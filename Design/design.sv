==> flow/design.v <==
module top_axis_uart #(parameter DATA_BITS = 8) (input clk,rst,input wire [7:0] axis_data,
input wire axis_valid,
input wire axis_last,output wire uart_tx,rx_valid,output m_axis_ready,output wire [DATA_BITS-1:0]rx_data); 
wire [7:0] m_axis_data;
wire axis_ready;
wire m_axis_valid_out;
assign m_axis_ready = axis_ready;
axis_master_inp #(.WIDTH(8)) mast_inst(.clk(clk),.rst(rst),.load_data(axis_data),
.m_axis_valid(axis_valid),.m_axis_ready(axis_ready),.m_axis_last(axis_last),.m_axis_valid_out(m_axis_valid_out),.m_axis_data(m_axis_data));
axis_fifo_uart_tx #(.WIDTH(8),.DEPTH(8),.CLK_RATE(50000000),.BAUD(115200)) axis_fifo_uart_tx_inst(.clk(clk),.rst(rst),
.s_axis_data(m_axis_data),.s_axis_valid(m_axis_valid_out),.s_axis_ready(axis_ready),.s_axis_last(axis_last),.uart_tx(uart_tx));
uart_rec #(.CLK_FREQ(50000000),.BAUD(115200),.DATA_BITS(DATA_BITS)) 
uart_rec_inst(.clk(clk),.rst(rst),.rx(uart_tx),.rx_data(rx_data),.rx_valid(rx_valid)); 
endmodule
module axis_master_inp #(parameter WIDTH = 8) (
    input  wire clk,
    input  wire rst,
    input  wire [WIDTH-1:0] load_data,
    input  wire m_axis_ready,
    input  wire m_axis_valid,    
    input wire m_axis_last,
    output reg  m_axis_valid_out,
    output reg  [WIDTH-1:0] m_axis_data
);
    always @(posedge clk or posedge rst) begin
        if (rst) begin
            m_axis_data <= 0;
            m_axis_valid_out <= 0;
        end else begin
          m_axis_valid_out <= m_axis_valid;
            if (m_axis_valid && m_axis_ready)
                m_axis_data <= load_data;
        end
    end
endmodule
module axis_fifo_uart_tx #(parameter WIDTH = 8, DEPTH = 8, CLK_RATE = 50000000, BAUD = 115200)
(
 input clk,rst,
 input [WIDTH-1:0] s_axis_data,
 input s_axis_valid,
 input s_axis_last,
 output wire s_axis_ready,
 output wire uart_tx
);
wire[WIDTH-1:0] fifo_out;
wire fifo_out_last;
wire fifo_full,fifo_empty;
wire fifo_wr_en,fifo_rd_en;
reg uart_valid_temp,s_axis_ready_temp;
assign s_axis_ready = !fifo_full;
always@(posedge clk or posedge rst)begin
if(rst)begin
 s_axis_ready_temp <= 0;
 end
else begin
 s_axis_ready_temp <= s_axis_ready;
 end
end
assign fifo_wr_en = s_axis_valid && s_axis_ready_temp;
always@(posedge clk or posedge rst)begin
if(rst)
 uart_valid_temp <= 0;
else 
 uart_valid_temp <= !fifo_empty;
 end
wire uart_valid = uart_valid_temp;
wire uart_ready;
assign fifo_rd_en = uart_valid && uart_ready;
sync_fifo #(.WIDTH(WIDTH),.DEPTH(DEPTH)) fifo_inst(.clk(clk),.rst(rst),
.wr_en(fifo_wr_en),.din(s_axis_data),.din_last(s_axis_last),.full(fifo_full),
.empty(fifo_empty),.rd_en(fifo_rd_en),.dout(fifo_out),.dout_last(fifo_out_last));
uart_tx #(.clk_rate(CLK_RATE),.Baud(BAUD),.Word_len(WIDTH)) uart_inst(.clk(clk),.rst(rst),
.tx_data(fifo_out),.tx_data_valid(uart_valid),.tx_data_ready(uart_ready),.tx_data_last(fifo_out_last),
.Uart_tx(uart_tx));
endmodule
module sync_fifo #(
    parameter WIDTH = 8,
    parameter DEPTH = 8
)(
    input  wire clk,
    input  wire rst,
    input  wire wr_en,
    input  wire din_last,
    input  wire [WIDTH-1:0] din,
    output wire full,
    input  wire rd_en,
    output reg  dout_last,
    output wire empty,
    output reg  [WIDTH-1:0] dout
);
    localparam ADDR_WIDTH = $clog2(DEPTH);
    reg [WIDTH-1:0] mem_data [0:DEPTH-1];
    reg             mem_last [0:DEPTH-1];
    reg [ADDR_WIDTH-1:0] wr_ptr, rd_ptr;
    reg [ADDR_WIDTH:0]   count;
    integer i;
    always @(posedge clk or posedge rst) begin
        if (rst) begin
            wr_ptr <= 0;
            rd_ptr <= 0;
            count  <= 0;
            dout   <= 0;
            dout_last <= 0;
            for (i = 0; i < DEPTH; i = i + 1) begin
                mem_data[i] <= 0;
                mem_last[i] <= 0;
            end
        end 
        else begin
            if (wr_en && !full) begin
                mem_data[wr_ptr] <= din;
                mem_last[wr_ptr] <= din_last;
                wr_ptr <= wr_ptr + 1'b1;
            end
            if (rd_en && !empty) begin
                dout      <= mem_data[rd_ptr];
                dout_last <= mem_last[rd_ptr];
                rd_ptr    <= rd_ptr + 1'b1;
            end
             if(dout_last == 1) dout_last <= 0;            
            case ({wr_en && !full, rd_en && !empty})
                2'b10: count <= count + 1'b1;   
                2'b01: count <= count - 1'b1;   
                default: count <= count;        
            endcase
        end
    end
    assign full  = (count == DEPTH);
    assign empty = (count == 0);
endmodule
module uart_tx #(
    parameter clk_rate = 50_000_000,
    parameter Baud     = 115200,
    parameter Word_len = 8,
    parameter PARITY   = "even"  
)
(
    input clk, rst,
    input [Word_len-1:0] tx_data,
    input tx_data_valid,tx_data_last,
    output wire tx_data_ready,
    output reg Uart_tx
);
    localparam Baud_div = (clk_rate / Baud);
    localparam Idle   = 3'd0,
               Start  = 3'd1,
               Data   = 3'd2,
               Parity = 3'd3,
               Stop   = 3'd4;
    reg [2:0] current_state, next_state;
    reg [$clog2(Baud_div)-1:0] baud_cnt;
    reg [$clog2(Word_len)-1:0] bit_cnt;
    reg [Word_len-1:0] shift_reg;
    reg parity_bit;
    reg tx_data_ready_temp;
    reg tx_data_last_temp,tx_data_valid_temp;
    assign tx_data_ready = (next_state == Idle);
    always @(posedge clk or posedge rst) begin
        if (rst) begin
            current_state <= Idle;
            tx_data_last_temp <= 0;
            tx_data_valid_temp <= 0;
            end
        else begin
            current_state <= next_state;
            tx_data_last_temp <= tx_data_last;
            tx_data_valid_temp <= tx_data_valid;
          end  
    end
    always @(*) begin
        next_state = current_state;
        case (current_state)
            Idle: begin
                if (tx_data_valid && !tx_data_last_temp) next_state = Start;
                else next_state = Idle;
            end
            Start: begin
                if (baud_cnt == (Baud_div - 1)) next_state = Data;
            end
            Data: begin
                if (bit_cnt == Word_len - 1 && baud_cnt == (Baud_div - 1)) begin
                    if (PARITY == "none")
                        next_state = Stop;
                    else
                        next_state = Parity;
                end
            end
            Parity: begin
                if (baud_cnt == (Baud_div - 1)) next_state = Stop;
            end
            Stop: begin
                if(baud_cnt == (Baud_div - 1)) next_state = Idle;
                 else if (tx_data_last)next_state = Idle;
                  else next_state = Stop;
            end
            default: next_state = Idle;
        endcase
    end
    always @(posedge clk or posedge rst) begin
        if (rst) begin
            baud_cnt <= 0;
            bit_cnt <= 0;
            shift_reg <= 0;
            Uart_tx <= 1'b1;
            parity_bit <= 1'b0;
        end else begin
            case (current_state)
                Idle: begin
                    baud_cnt <= 0;
                    bit_cnt <= 0;
                    Uart_tx <= 1'b1;
                end
                Start: begin
                 if (tx_data_valid_temp) begin
                        shift_reg <= tx_data;
                        if (PARITY == "even")
                            parity_bit <= ^tx_data;
                        else if (PARITY == "odd")
                            parity_bit <= ~^tx_data;
                    end
                    Uart_tx <= 1'b0;
                    if (baud_cnt == (Baud_div - 1))
                        baud_cnt <= 0;
                    else
                        baud_cnt <= baud_cnt + 1;
                end
                Data: begin
                    Uart_tx <= shift_reg[0];
                    if (baud_cnt == (Baud_div - 1)) begin
                        baud_cnt <= 0;
                        shift_reg <= {1'b1, shift_reg[Word_len-1:1]};  
                        bit_cnt <= bit_cnt + 1;
                    end else
                        baud_cnt <= baud_cnt + 1;
                end
                Parity: begin
                    Uart_tx <= parity_bit;  
                     if (baud_cnt == (Baud_div - 1))
                        baud_cnt <= 0;
                    else
                        baud_cnt <= baud_cnt + 1;
                end
                Stop: begin
                    Uart_tx <= 1'b1;
                    if (baud_cnt == (Baud_div - 1))
                        baud_cnt <= 0;
                    else
                        baud_cnt <= baud_cnt + 1;
                end
            endcase
        end
    end
endmodule
module uart_rec #(
    parameter CLK_FREQ    = 50_000_000,
    parameter BAUD        = 115200,
    parameter DATA_BITS   = 8,
    parameter PARITY      = "even"       
)(
    input  wire clk,
    input  wire rst,
    input  wire rx,                      
    output reg  [DATA_BITS-1:0] rx_data,  
    output reg  rx_valid               
);
    localparam BAUD_DIV    = (CLK_FREQ / BAUD);
    localparam HALF_BAUD   = BAUD_DIV / 2;
    localparam IDLE   = 3'd0,
               START  = 3'd1,
               DATA   = 3'd2,
               PARITY_S = 3'd3,  
               STOP   = 3'd4;
    reg [2:0] state, next_state;
    reg [$clog2(BAUD_DIV):0] baud_cnt;
    reg [$clog2(DATA_BITS):0] bit_cnt;
    reg [DATA_BITS-1:0] shift_reg;
    reg received_parity_bit;
    wire calculated_parity;
    wire parity_match;
   assign parity_match = (calculated_parity == received_parity_bit);
    assign calculated_parity = ^shift_reg;
    always @(posedge clk or posedge rst) begin
        if (rst)
            state <= IDLE;
        else
            state <= next_state;
    end
    always @(*) begin
        next_state = state;
        case (state)
            IDLE: begin
                if (!rx)  
                    next_state = START;
            end
            START: begin
                if (baud_cnt == (BAUD_DIV-2))
                    next_state = DATA;
            end
            DATA: begin
                if (baud_cnt == (BAUD_DIV - 1) && bit_cnt == DATA_BITS - 1) begin
                    if (PARITY == "none")
                        next_state = STOP;
                    else
                        next_state = PARITY_S;
                end
            end
            PARITY_S: begin
                if (baud_cnt == (BAUD_DIV - 1))
                    next_state = STOP;
            end
            STOP: begin
                if (baud_cnt == (BAUD_DIV - 1))
                    next_state = IDLE;
            end
            default: next_state = IDLE;
        endcase
    end
    always @(posedge clk or posedge rst) begin
        if (rst) begin
            baud_cnt <= 0;
            bit_cnt <= 0;
            shift_reg <= 0;
            rx_data <= 0;
            rx_valid <= 0;
            received_parity_bit <= 0;
        end else begin
            rx_valid <= 0;
            case (state)
                IDLE: begin
                    bit_cnt <= 0;
                    baud_cnt <= 0;
                end
                START: begin
                    if (baud_cnt == (BAUD_DIV-3)) begin
                       baud_cnt <= baud_cnt + 1;
                        bit_cnt <= 0;
                     end  
                     else  baud_cnt <= baud_cnt + 1;
                end
                DATA: begin
                    if (baud_cnt == (BAUD_DIV - 1)) begin
                        baud_cnt <= 0;
                        shift_reg <= {rx, shift_reg[DATA_BITS-1:1]};
                        bit_cnt <= bit_cnt + 1;
                    end else
                        baud_cnt <= baud_cnt + 1;
                end
                PARITY_S: begin
                    if (baud_cnt == (BAUD_DIV - 1)) begin
                        baud_cnt <= 0;
                        received_parity_bit <= rx;  
                    end else
                        baud_cnt <= baud_cnt + 1;
                end
                STOP: begin
                    if (baud_cnt == (BAUD_DIV - 1)) begin
                        baud_cnt <= 0;
                        rx_data <= shift_reg;
                        if (PARITY == "none") begin
                            rx_valid <= 1'b1;
                        end else begin
                            rx_valid <= rx_valid;  
                            if (parity_match) begin
                                rx_valid <= 1'b1;  
                            end else begin
                                rx_valid <= 1'b0;  
                            end
                        end
                    end else
                        baud_cnt <= baud_cnt + 1;
                end
            endcase
        end
    end
endmodule
# Tool chain data of top_axis_uart
# The steps from the RTL of top_axis_uart to its reports follow in flow order.
# Line numbers count from 1 in the design file above.
# Library cell names are shortened.
inputs:
  design: "top_axis_uart"
  clock_port: "clk"
  cell_library: "sky130hd"
  pvt_corner: "tt_025C_1v80"

# Word-level counts
# Yosys after proc, flatten, opt, wreduce and memory -nomap, before mapping. Print and check cells are not counted. Equal cells are merged and count once.
word_totals:
  regBits: 164
classes:
  n_addsub: 8
  equal: 41
  n_mux: 34
  reduce_logical: 45
ops:
  columns: ["cell", "n"]
  rows:
  - ["8-bit parallel mux with 8-bit select", 1]
  - ["3-bit equality test (second input constant)", 11]
  - ["3-bit 2-to-1 mux", 11]
  - ["10-bit by 9-bit equality test with 1-bit output (second input constant)", 3]
  - ["10-bit parallel mux with 3-bit select", 1]
  - ["3-bit parallel mux with 5-bit select", 2]
  - ["2-bit AND reduction", 13]
  - ["3-bit by 2-bit equality test with 1-bit output (second input constant)", 8]
  - ["9-bit parallel mux with 2-bit select", 1]
  - ["8-bit parity", 2]
  - ["8-bit parallel mux with 2-bit select", 1]
  - ["8-bit 2-to-1 mux", 2]
  - ["3-bit logical NOT", 5]
  - ["2-bit by 1-bit != test with 1-bit output (second input constant)", 6]
  - ["3-bit by 1-bit equality test with 1-bit output (second input constant)", 4]
  - ["4-bit parallel mux with 3-bit select", 1]
  - ["10-bit by 1-bit adder with 10-bit output (second input constant)", 1]
  - ["5-bit nonzero test", 2]
  - ["10-bit 2-to-1 mux", 1]
  - ["3-bit by 1-bit adder with 3-bit output (second input constant)", 3]
  - ["9-bit by 1-bit adder with 9-bit output (second input constant)", 1]
  - ["9-bit equality test (second input constant)", 1]
  - ["9-bit 2-to-1 mux", 1]
  - ["1-bit logical AND", 8]
  - ["4-bit by 1-bit adder with 4-bit output (second input constant)", 2]
  - ["4-bit parallel mux with 2-bit select", 1]
  - ["1-bit parallel mux with 8-bit select", 1]
  - ["4-bit 2-to-1 mux", 2]
# Not listed: further kinds 20, cells in them 32.

# Longest topological paths
# Depth = most cells in a row (Yosys ltp): at word level without a register or memory, in the mapped netlist without a sequential cell, where the memories' decode and read muxes count.
logic_depth:
  word_depth: 9
  ABC_AREA: 0
  mapped_depth: 12

# Synthesis result
# Source: synth_stat.txt of the flow (Yosys; design flattened, memories mapped). It holds for the ABC_AREA given above (unset counts as 0); a run with the other value may have another netlist.
types:
  columns: ["cell_type", "n", "type_area_um2"]
  rows:
  - ["dfrtp_1", 165, 4128.96]
  - ["mux2_2", 99, 1.11E+03]
  - ["ha_1", 23, 287.776]
  - ["mux2i_1", 15, 150.144]
  - ["nand2_1", 40, 150.144]
  - ["xnor2_1", 16, 140.134]
  - ["mux2_4", 9, 135.13]
  - ["inv_1", 32, 120.115]
  - ["xor2_1", 13, 113.859]
  - ["nand3_1", 22, 110.106]
  - ["o21ai_0", 20, 100.096]
  - ["a22oi_1", 13, 97.594]
  - ["a21oi_1", 17, 85.082]
  - ["clkbuf_1", 21, 78.826]
  - ["dfstp_2", 3, 78.826]
  - ["nor2_1", 21, 78.826]
  - ["a22o_1", 6, 52.55]
  - ["o2111ai_1", 6, 52.55]
# Other cell types: 36; their cells: 101.
mapped:
  mapped_cells: 642
  synth_area_um2: 7870.0
  ff_cells: 168
# The figures by module come from a second, unflattened synthesis with its own total; it is not the netlist above.
hier_totals:
  cells_unflattened: 640
  hier_area_um2: 8046.5
# Each row is one instance without its submodules.
modules:
  columns: ["mod", "n_inst", "cells", "area_um2"]
  rows:
  - ["sync_fifo", 1, 314, 4241.6]
  - ["uart_rec", 1, 159, 1859.3]
  - ["uart_tx", 1, 141, 1546.5]
  - ["axis_master_inp (WIDTH=8)", 1, 19, 325.3]
  - ["axis_fifo_uart_tx", 1, 7, 73.8]
  - ["top_axis_uart", 1, 0, 0.0]

# Timing after synthesis
# OpenSTA on the mapped netlist: ideal clock, no wires. The path of least setup slack (recovery checks aside). Input and output delay are each 20% of the period. Register names are those of the netlist, which keeps one name where synthesis merged equal registers.
synth_path:
  path_type: "reg-to-reg"
  startpoint: "register axis_fifo_uart_tx_inst.uart_inst.baud_cnt[1]"
  endpoint: "register axis_fifo_uart_tx_inst.fifo_inst.count[3]"
  tclk_ns: 4.21
  setup_time_ns: 0.080
  t_arrival_ns: 2.780
  slack_ns: 1.350
  delay_ns: 2.860
  stages: 13
  path_buffers: 1
  period_less_setup_slack_ns: 2.86
# "delay_ns" = arrival - input delay + setup time.
# "stages" counts driving pins, that of a launching flip-flop among them; a cell with two outputs on the path counts twice.
# "period_less_setup_slack_ns" is the clock period less the worst setup slack; recovery checks do not enter. This is arithmetic on one report: input and output delays are still those of the set period (20% each).
# The rows between start and end are the longest chain of elaborated cells between them; the timing report does not say that the signal goes this way. Where chains are equally long, one stands for them.
# A line is the first line of the expression or statement that the cell stems from. Yosys adds cells for indexed reads and writes and turns some case tables into memories.
# At most two assigning lines are given for a register; there are more.
synth_via:
  cell_sequence: "dfrtp_1 > inv_1 > ha_1 > and4b_1 > nand4_1 > a31oi_1 > buf_2 > ha_1 > ha_1 > a21o_1 > a21oi_1 > mux2i_1 > xnor2_1"
  elab_chain_cells: 9
synth_rtl:
  columns: ["item", "line_no", "source"]
  rows:
  - ["start, declared", 151, "reg [$clog2(Baud_div)-1:0] baud_cnt;"]
  - ["start, assigned", 225, "baud_cnt <= baud_cnt + 1;"]
  - ["start, assigned", 234, "baud_cnt <= baud_cnt + 1;"]
  - ["9-bit equality test", 181, "if (bit_cnt == Word_len - 1 && baud_cnt == (Baud_div - 1)) begin"]
  - ["1-bit logical AND", 181, null]
  - ["3-bit 2-to-1 mux", 181, null]
  - ["3-bit parallel mux with 5-bit select", 172, "case (current_state)"]
  - ["3-bit logical NOT", 157, "assign tx_data_ready = (next_state == Idle);"]
  - ["1-bit logical AND", 68, "assign fifo_rd_en = uart_valid && uart_ready;"]
  - ["1-bit logical AND", 121, "case ({wr_en && !full, rd_en && !empty})"]
  - ["2-bit by 1-bit equality test with 1-bit output", 121, null]
  - ["4-bit parallel mux with 2-bit select", 121, null]
  - ["end, assigned", 122, "2'b10: count <= count + 1'b1;"]
  - ["end, assigned", 123, "2'b01: count <= count - 1'b1;"]
  - ["end, declared", 95, "reg [ADDR_WIDTH:0]   count;"]

# Path in the finished layout
# From the final timing report of run 1: the path of least setup slack in the routed layout; clock arrival at registers is part of the times.
layout_path:
  path_type: "reg-to-reg"
  startpoint: "register axis_fifo_uart_tx_inst.uart_inst.baud_cnt[1]"
  endpoint: "register axis_fifo_uart_tx_inst.fifo_inst.count[3]"
  tclk_ns: 4.45
  setup_time_ns: 0.07
  t_arrival_ns: 3.47
  slack_ns: 1.34
  stages: 13
  path_buffers: 1
# The rows between start and end are the longest chain of elaborated cells between them; the timing report does not say that the signal goes this way. Where chains are equally long, one stands for them.
# At most two assigning lines are given for a register; there are more.
layout_via:
  cell_sequence: "dfrtp_1 > inv_1 > ha_1 > and4b_1 > nand4_1 > a31oi_2 > buf_4 > ha_1 > ha_1 > a21o_1 > a21oi_1 > mux2i_1 > xnor2_1"
  elab_chain_cells: 9
layout_rtl:
  columns: ["item", "line_no", "source"]
  rows:
  - ["start, declared", 151, "reg [$clog2(Baud_div)-1:0] baud_cnt;"]
  - ["start, assigned", 225, "baud_cnt <= baud_cnt + 1;"]
  - ["start, assigned", 234, "baud_cnt <= baud_cnt + 1;"]
  - ["9-bit equality test", 181, "if (bit_cnt == Word_len - 1 && baud_cnt == (Baud_div - 1)) begin"]
  - ["1-bit logical AND", 181, null]
  - ["3-bit 2-to-1 mux", 181, null]
  - ["3-bit parallel mux with 5-bit select", 172, "case (current_state)"]
  - ["3-bit logical NOT", 157, "assign tx_data_ready = (next_state == Idle);"]
  - ["1-bit logical AND", 68, "assign fifo_rd_en = uart_valid && uart_ready;"]
  - ["1-bit logical AND", 121, "case ({wr_en && !full, rd_en && !empty})"]
  - ["2-bit by 1-bit equality test with 1-bit output", 121, null]
  - ["4-bit parallel mux with 2-bit select", 121, null]
  - ["end, assigned", 122, "2'b10: count <= count + 1'b1;"]
  - ["end, assigned", 123, "2'b01: count <= count - 1'b1;"]
  - ["end, declared", 95, "reg [ADDR_WIDTH:0]   count;"]

# Top module top_axis_uart; platform sky130hd; tools Yosys and OpenROAD; 2 stored runs in no particular order. Input and output delays are each 20% of the period that was set; the output load is 0.01 pF.
# "period_less_ws_ns" means the clock period less the worst setup slack. The figure is calculated, with input and output delays left at 20% of the set period.
# "worst_setup_path_time_ns" means the part of the period allowed to the worst setup path (the constraints hold back 20% at inputs and 20% at outputs) less its slack; where the path has registers, the arrival times of their clocks count too.
# "total_power_uw" is the tool's figure for a default switching activity; nothing was simulated.
runs:
  - name: "run 1"
    settings:
      period_ns: 4.45
      CORE_UTILIZATION: 22
      SETUP_SLACK_MARGIN: 0.53
      PLACE_DENSITY_LB_ADDON: 0.27
      CELL_PAD_IN_SITES_GLOBAL_PLACEMENT: 2
      CELL_PAD_IN_SITES_DETAIL_PLACEMENT: 1
      CTS_CLUSTER_DIAMETER: 320
      SLEW_MARGIN: 15
      MIN_ROUTING_LAYER: "met1"
      CAP_MARGIN: 20
      CORE_MARGIN: 2
    results:
      synth_chip_area_um2: 7870.0
      die_area_um2: 37301.1
      cell_area_final_um2: 9148.8
      finish.utilization_pct: 25.8
      worstSetupSlack_ns: 1.336
      setupTns_ns: 0.000
      fin_hold_ws_ns: 0.430
      total_power_uw: 5494
      period_less_ws_ns: 3.114
      worst_setup_path_time_ns: 3.11
      worstPathKind: "reg-to-reg"
  - name: "run 2"
    settings:
      period_ns: 2.65
      CORE_UTILIZATION: 62
      PLACE_DENSITY: 0.63
      CORE_ASPECT_RATIO: 0.7
      CELL_PAD_IN_SITES_GLOBAL_PLACEMENT: 3
      ABC_AREA: 0
      GPL_TIMING_DRIVEN: 0
      CTS_CLUSTER_SIZE: 87
      CAP_MARGIN: 40
      CORE_MARGIN: 2
      SLEW_MARGIN: 20
    outcome: "no results, placement failed with GPL-0301"
